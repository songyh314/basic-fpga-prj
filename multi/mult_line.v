==> flow/design.v <==
module mult_cell #(
    parameter MULTLEN_1 = 4,
    parameter MULTLEN_2 = 4
) (
    input                                    clk,
    input                                    rst_n,
    input                                    en,
    input      [MULTLEN_1 + MULTLEN_2 - 1:0] mult_1_i,    
    input      [            MULTLEN_2 - 1:0] mult_2_i,    
    input      [MULTLEN_1 + MULTLEN_2 - 1:0] mult_acci,
    output reg [MULTLEN_1 + MULTLEN_2 - 1:0] mult_1_o,
    output reg [MULTLEN_1 + MULTLEN_2 - 1:0] mult_2_o,
    output reg [MULTLEN_1 + MULTLEN_2 - 1:0] mult_acco,
    output reg                               rdy
);
  reg [MULTLEN_1 + MULTLEN_2 - 1:0] mult_acco_t;
  always @(*) begin
    mult_acco_t = mult_acci + mult_1_i;
  end
  always @(posedge clk or negedge rst_n) begin
    if (!rst_n) begin
      mult_1_o  <= 'd0;
      mult_2_o  <= 'd0;
      mult_acco <= 'd0;
      rdy       <= 0;
    end else if (en) begin
      mult_1_o <= mult_1_i << 1;
      mult_2_o <= mult_2_i >> 1;
      rdy      <= 1;
      if (mult_2_i[0]) begin
        mult_acco <= mult_acco_t;
      end else mult_acco <= mult_acci;
    end else begin
      mult_1_o  <= 'd0;
      mult_2_o  <= 'd0;
      mult_acco <= 'd0;
      rdy       <= 0;
    end
  end
endmodule
module mult_line #(
    parameter MULTLEN_1 = 8,   
    parameter MULTLEN_2 = 8    
) (
    input                                clk,
    input                                rst_n,
    input                                rdy,
    input  [              MULTLEN_1-1:0] mult_1,
    input  [              MULTLEN_2-1:0] mult_2,
    output [MULTLEN_1 + MULTLEN_2 - 1:0] dout,
    output                               valid
);
  wire [MULTLEN_1 + MULTLEN_2 - 1:0] mult1_t   [MULTLEN_2-1:0];
  wire [            MULTLEN_2 - 1:0] mult2_t   [MULTLEN_2-1:0];
  wire [MULTLEN_1 + MULTLEN_2 - 1:0] mult_acc_t[MULTLEN_2-1:0];
  wire [            MULTLEN_2 - 1:0] rdy_t;
  mult_cell #(
      .MULTLEN_1(MULTLEN_1),
      .MULTLEN_2(MULTLEN_2)
  ) mult_cell_dut (
      .clk      (clk),
      .rst_n    (rst_n),
      .en       (rdy),
      .mult_1_i ({{(MULTLEN_2) {1'b0}}, mult_1}),
      .mult_2_i (mult_2),
      .mult_acci({(MULTLEN_1 + MULTLEN_2) {1'b0}}),
      .mult_1_o (mult1_t[0]),
      .mult_2_o (mult2_t[0]),
      .mult_acco(mult_acc_t[0]),
      .rdy      (rdy_t[0])
  );
  genvar i;
  generate
    for (i = 1 ; i < MULTLEN_2; i = i + 1) begin : MULT_STEP
      mult_cell #(
          .MULTLEN_1(MULTLEN_1),
          .MULTLEN_2(MULTLEN_2)
      ) mult_cell_step (
          .clk      (clk),
          .rst_n    (rst_n),
          .en       (rdy_t[i-1]),
          .mult_1_i (mult1_t[i-1]),
          .mult_2_i (mult2_t[i-1]),
          .mult_acci(mult_acc_t[i-1]),
          .mult_1_o (mult1_t[i]),
          .mult_2_o (mult2_t[i]),
          .mult_acco(mult_acc_t[i]),
          .rdy      (rdy_t[i])
      );
    end
  endgenerate
  assign valid = rdy_t[MULTLEN_2-1];
  assign dout  = mult_acc_t[MULTLEN_2-1];
endmodule
Reports on mult_line
What the tools print for mult_line, step after step.
Lines are those of the file above, counted from 1.
Operators: Yosys type, input widths -> output width; for muxes data width and select width s.
Library cell names are shortened.
{"block": "inputs", "design": "mult_line", "clock_port": "clk", "cell_library": "sky130hd", "lib_corner": "tt_025C_1v80"}

After elaboration
Yosys after proc, flatten, opt, wreduce and memory -nomap, before mapping. Enables and synchronous resets that opt folds into registers are not counted as muxes. Print and check cells are not counted. Equal cells are merged and count once.
{"block": "classes", "add_sub_neg": 7, "mux": 38}
{"block": "op_table", "op": "$mux 16", "count": 21}
{"block": "op_table", "op": "$add 16x16->16", "count": 7}
{"block": "op_table", "op": "$mux 9", "count": 1}
{"block": "op_table", "op": "$mux 1", "count": 9}
{"block": "op_table", "op": "$mux 8", "count": 1}
{"block": "op_table", "op": "$mux 7", "count": 1}
{"block": "op_table", "op": "$mux 6", "count": 1}
{"block": "op_table", "op": "$mux 5", "count": 1}
{"block": "op_table", "op": "$mux 4", "count": 1}
{"block": "op_table", "op": "$mux 3", "count": 1}
{"block": "op_table", "op": "$mux 2", "count": 1}
{"block": "word_totals", "regBits": 276, "input_bits": 19, "out_inout_bits": 17, "elab_cells": 75}

Depth
Depth = most cells in a row (Yosys ltp): at word level without a register or memory, in the mapped netlist without a sequential cell, where the memories' decode and read muxes count.
{"block": "logic_depth", "ltp_word": 3, "abc_area": 0, "mapped_depth": 8, "depth_no_buf": 8}

After synthesis
The flow's flattened synthesis, as Yosys stat reports it; memories are mapped. The netlist is that of the ABC_AREA named above (0 if unset); the other value can give another one.
{"block": "mapped", "mapped_cells": 740, "mapped_area_um2": 8567.0, "sequential_area_um2": 4779.6, "ff_cells": 191, "n_buf": 22}
{"block": "by_type", "cell_type": "dfrtp_1", "count": 191, "type_area_um2": 4.78E+03}
{"block": "by_type", "cell_type": "and2_1", "count": 114, "type_area_um2": 713.184}
{"block": "by_type", "cell_type": "ha_1", "count": 55, "type_area_um2": 688.16}
{"block": "by_type", "cell_type": "mux2i_1", "count": 33, "type_area_um2": 330.317}
{"block": "by_type", "cell_type": "nor2_1", "count": 56, "type_area_um2": 210.202}
{"block": "by_type", "cell_type": "a21oi_1", "count": 29, "type_area_um2": 145.139}
{"block": "by_type", "cell_type": "fa_1", "count": 7, "type_area_um2": 140.134}
{"block": "by_type", "cell_type": "o21ai_0", "count": 27, "type_area_um2": 135.13}
{"block": "by_type", "cell_type": "o21a_1", "count": 17, "type_area_um2": 127.622}
{"block": "by_type", "cell_type": "xnor2_1", "count": 14, "type_area_um2": 122.618}
{"block": "by_type", "cell_type": "inv_1", "count": 32, "type_area_um2": 120.115}
{"block": "by_type", "cell_type": "and3_1", "count": 18, "type_area_um2": 112.608}
{"block": "by_type", "cell_type": "nor2b_1", "count": 17, "type_area_um2": 106.352}
{"block": "by_type", "cell_type": "o31a_1", "count": 10, "type_area_um2": 87.584}
{"block": "by_type", "cell_type": "a211oi_1", "count": 11, "type_area_um2": 82.579}
{"block": "by_type", "cell_type": "nand2_1", "count": 20, "type_area_um2": 75.072}
{"block": "by_type", "cell_type": "or3_1", "count": 12, "type_area_um2": 75.072}
{"block": "by_type", "cell_type": "clkbuf_1", "count": 17, "type_area_um2": 63.811}
Other cell types: 20; their cells: 60.
By module: a second synthesis without flattening, with its own total; a netlist apart from the flattened one above.
{"block": "hier_totals", "cells_unflattened": 1841, "hier_area_um2": 18551.5}
Rows give one instance, submodules left out.
{"block": "by_module", "mod": "mult_cell", "n_inst": 8, "n_cells": 230, "mod_area_um2": 2318.5, "mod_seq_area_um2": 975.9}
{"block": "by_module", "mod": "mult_line", "n_inst": 1, "n_cells": 1, "mod_area_um2": 3.8, "mod_seq_area_um2": 0.0}

Worst setup path after synthesis
Path of least setup slack by OpenSTA after synthesis, without wires, with an ideal clock, recovery checks aside; 20% of the period is set as input and as output delay. Where synthesis merged equal registers, the netlist keeps one of their names.
{"block": "synth_path", "path_type": "reg-to-reg", "start": "register MULT_STEP[6].mult_cell_step.mult_acco[7]", "end": "register MULT_STEP[7].mult_cell_step.mult_acco[13]", "tclk_ns": 3.58, "setup_ns": 0.122, "t_first_pin_ns": 0.000, "t_arrival_ns": 1.833, "required_time_ns": 3.458, "setup_slack_ns": 1.625, "delay_ns": 1.955, "stages": 9, "n_path_buf": 0, "synth_period_reached_ns": 1.955}
"delay_ns" is the arrival time less input delay plus setup time.
"stages": output pins that drive a net of the path, with the launching flip-flop's if there is one; two outputs of one cell count as two.
"synth_period_reached_ns" = period - worst setup slack (recovery checks aside). The figure is calculated, with input and output delays left at 20% of the set period.
Between the ends stands the longest chain of elaborated cells between them, by number of cells; it is not shown to be the way that was timed. Of several equally long chains one is given.
Each line given opens the expression or statement behind the cell; cells for indexed reads and writes are added by Yosys, which also makes memories of some case tables.
A register here has more assigning lines than the two given.
{"block": "synth_via", "path_cell_list": "dfrtp_1 -> ha_1 -> inv_1 -> fa_1 -> nor2b_4 -> o31a_1 -> o21a_1 -> or3_1 -> a32o_1", "elab_chain_cells": 3, "cells_between": 3, "lines_between": 3, "cone_classes": "1 x add/sub; 2 x mux"}
{"block": "synth_lines", "item": "start: declaration", "line_no": 13, "rtl": "output reg [MULTLEN_1 + MULTLEN_2 - 1:0] mult_acco,"}
{"block": "synth_lines", "item": "start: assignment", "line_no": 31, "rtl": "mult_acco <= mult_acco_t;"}
{"block": "synth_lines", "item": "start: assignment", "line_no": 32, "rtl": "end else mult_acco <= mult_acci;"}
{"block": "synth_lines", "item": "$add 16x16->16", "line_no": 18, "rtl": "mult_acco_t = mult_acci + mult_1_i;"}
{"block": "synth_lines", "item": "$mux 16", "line_no": 30, "rtl": "if (mult_2_i[0]) begin"}
{"block": "synth_lines", "item": "$mux 16", "line_no": 26, "rtl": "end else if (en) begin"}
{"block": "synth_lines", "item": "end: assignment", "line_no": 31}
{"block": "synth_lines", "item": "end: assignment", "line_no": 32}
{"block": "synth_lines", "item": "end: declaration", "line_no": 13}

Timing after layout
From the final timing report of run 1: the path of least setup slack in the routed layout; clock arrival at registers is part of the times.
{"block": "layout_path", "path_type": "reg-to-reg", "start": "register MULT_STEP[2].mult_cell_step.mult_acco[3]", "end": "register MULT_STEP[3].mult_cell_step.mult_acco[9]", "tclk_ns": 3.22, "setup_ns": 0.12, "t_first_pin_ns": 0.44, "t_arrival_ns": 2.73, "required_time_ns": 3.54, "setup_slack_ns": 0.81, "stages": 9, "n_path_buf": 0}
Between the ends stands the longest chain of elaborated cells between them, by number of cells; it is not shown to be the way that was timed. Of several equally long chains one is given.
A register here has more assigning lines than the two given.
{"block": "layout_via", "path_cell_list": "dfrtp_1 -> ha_1 -> inv_1 -> fa_1 -> nor2b_1 -> o31a_1 -> o21a_1 -> o21ai_0 -> a41o_1", "elab_chain_cells": 3, "cells_between": 3, "lines_between": 3, "cone_classes": "1 x add/sub; 2 x mux"}
{"block": "layout_lines", "item": "start: declaration", "line_no": 13, "rtl": "output reg [MULTLEN_1 + MULTLEN_2 - 1:0] mult_acco,"}
{"block": "layout_lines", "item": "start: assignment", "line_no": 31, "rtl": "mult_acco <= mult_acco_t;"}
{"block": "layout_lines", "item": "start: assignment", "line_no": 32, "rtl": "end else mult_acco <= mult_acci;"}
{"block": "layout_lines", "item": "$add 16x16->16", "line_no": 18, "rtl": "mult_acco_t = mult_acci + mult_1_i;"}
{"block": "layout_lines", "item": "$mux 16", "line_no": 30, "rtl": "if (mult_2_i[0]) begin"}
{"block": "layout_lines", "item": "$mux 16", "line_no": 26, "rtl": "end else if (en) begin"}
{"block": "layout_lines", "item": "end: assignment", "line_no": 31}
{"block": "layout_lines", "item": "end: assignment", "line_no": 32}
{"block": "layout_lines", "item": "end: declaration", "line_no": 13}

==> results <==
Settings and measured results of 2 stored flow runs for module mult_line (sky130hd), not sorted in any way. The constraints put input and output delay at 20% of the set period each and load the outputs with 0.01 pF.
"achievedPeriod_ns" means the clock period less the worst setup slack. The figure is calculated, with input and output delays left at 20% of the set period.
"timing.worst_path_ns": the worst setup path's part of the clock period (all of it between registers, 20% less for each end at a port) less its slack. A launch clock that arrives late makes it longer, a capture clock that arrives late makes it shorter.
"power_mw": no workload was simulated; the value follows from the tool's default switching activity.

Run 1
==> flow/run.sh <==
#!/bin/bash
# the make line also repeats the synthesis and layout settings of config.mk as NAME=value (left out here)
make -C /OpenROAD-flow-scripts/flow DESIGN_CONFIG=/design/flow/config.mk WORK_HOME=/design/flow/orfs CLKGATE_MAP_FILE= finish
==> flow/config.mk <==
export PLATFORM = sky130hd
export DESIGN_NAME = mult_line
export DESIGN_NICKNAME = mult_line
export VERILOG_FILES = /design/flow/design.v
export SDC_FILE = /design/flow/constraint.sdc
export NUM_CORES = 4
export LEC_CHECK = 0
export ABC_AREA = 0
export CAP_MARGIN = 35
export CELL_PAD_IN_SITES_DETAIL_PLACEMENT = 2
export CELL_PAD_IN_SITES_GLOBAL_PLACEMENT = 0
export CORE_MARGIN = 3
export CORE_UTILIZATION = 48
export CTS_CLUSTER_DIAMETER = 330
export GPL_ROUTABILITY_DRIVEN = 1
export GPL_TIMING_DRIVEN = 0
export MAX_ROUTING_LAYER = met5
export PLACE_DENSITY_LB_ADDON = 0.24
export SLEW_MARGIN = 20
export TNS_END_PERCENT = 70
==> flow/constraint.sdc <==
create_clock -name core_clock -period 3.22 [get_ports {clk}]
set_input_delay 0.6440 -clock core_clock [delete_from_list [all_inputs] [get_ports {clk}]]
set_output_delay 0.6440 -clock core_clock [all_outputs]
set_load 0.01 [all_outputs]

==> results of run 1, as JSON <==
{
  "dieArea_um2": 19486.8,
  "worstSetupSlack_ns": 0.812,
  "fin_util_pct": 56.8,
  "timing.worst_path_ns": 2.41,
  "critical_path_type": "reg-to-reg",
  "achievedPeriod_ns": 2.408,
  "total_negative_slack_ns": 0.000,
  "synthArea_um2": 8567.0,
  "power_mw": 5.079,
  "cell_area_final_um2": 9858.2
}

Run 2
==> flow/run.sh <==
#!/bin/bash
# the make line also repeats the synthesis and layout settings of config.mk as NAME=value (left out here)
make -C /OpenROAD-flow-scripts/flow DESIGN_CONFIG=/design/flow/config.mk WORK_HOME=/design/flow/orfs CLKGATE_MAP_FILE= finish
==> flow/config.mk <==
export PLATFORM = sky130hd
export DESIGN_NAME = mult_line
export DESIGN_NICKNAME = mult_line
export VERILOG_FILES = /design/flow/design.v
export SDC_FILE = /design/flow/constraint.sdc
export NUM_CORES = 4
export LEC_CHECK = 0
export ABC_AREA = 1
export CAP_MARGIN = 30
export CORE_MARGIN = 2
export CORE_UTILIZATION = 35
export CTS_CLUSTER_SIZE = 10
export GPL_ROUTABILITY_DRIVEN = 1
export SETUP_SLACK_MARGIN = 0.03
export SLEW_MARGIN = 15
==> flow/constraint.sdc <==
create_clock -name core_clock -period 2.92 [get_ports {clk}]
set_input_delay 0.5840 -clock core_clock [delete_from_list [all_inputs] [get_ports {clk}]]
set_output_delay 0.5840 -clock core_clock [all_outputs]
set_load 0.01 [all_outputs]

==> results of run 2, as JSON <==
{
  "dieArea_um2": 27760.6,
  "worstSetupSlack_ns": 1.041,
  "fin_util_pct": 40.6,
  "timing.worst_path_ns": 1.29,
  "critical_path_type": "reg-to-output",
  "achievedPeriod_ns": 1.879,
  "total_negative_slack_ns": 0.000,
  "synthArea_um2": 9255.1,
  "power_mw": 5.372,
  "cell_area_final_um2": 10558.9
}
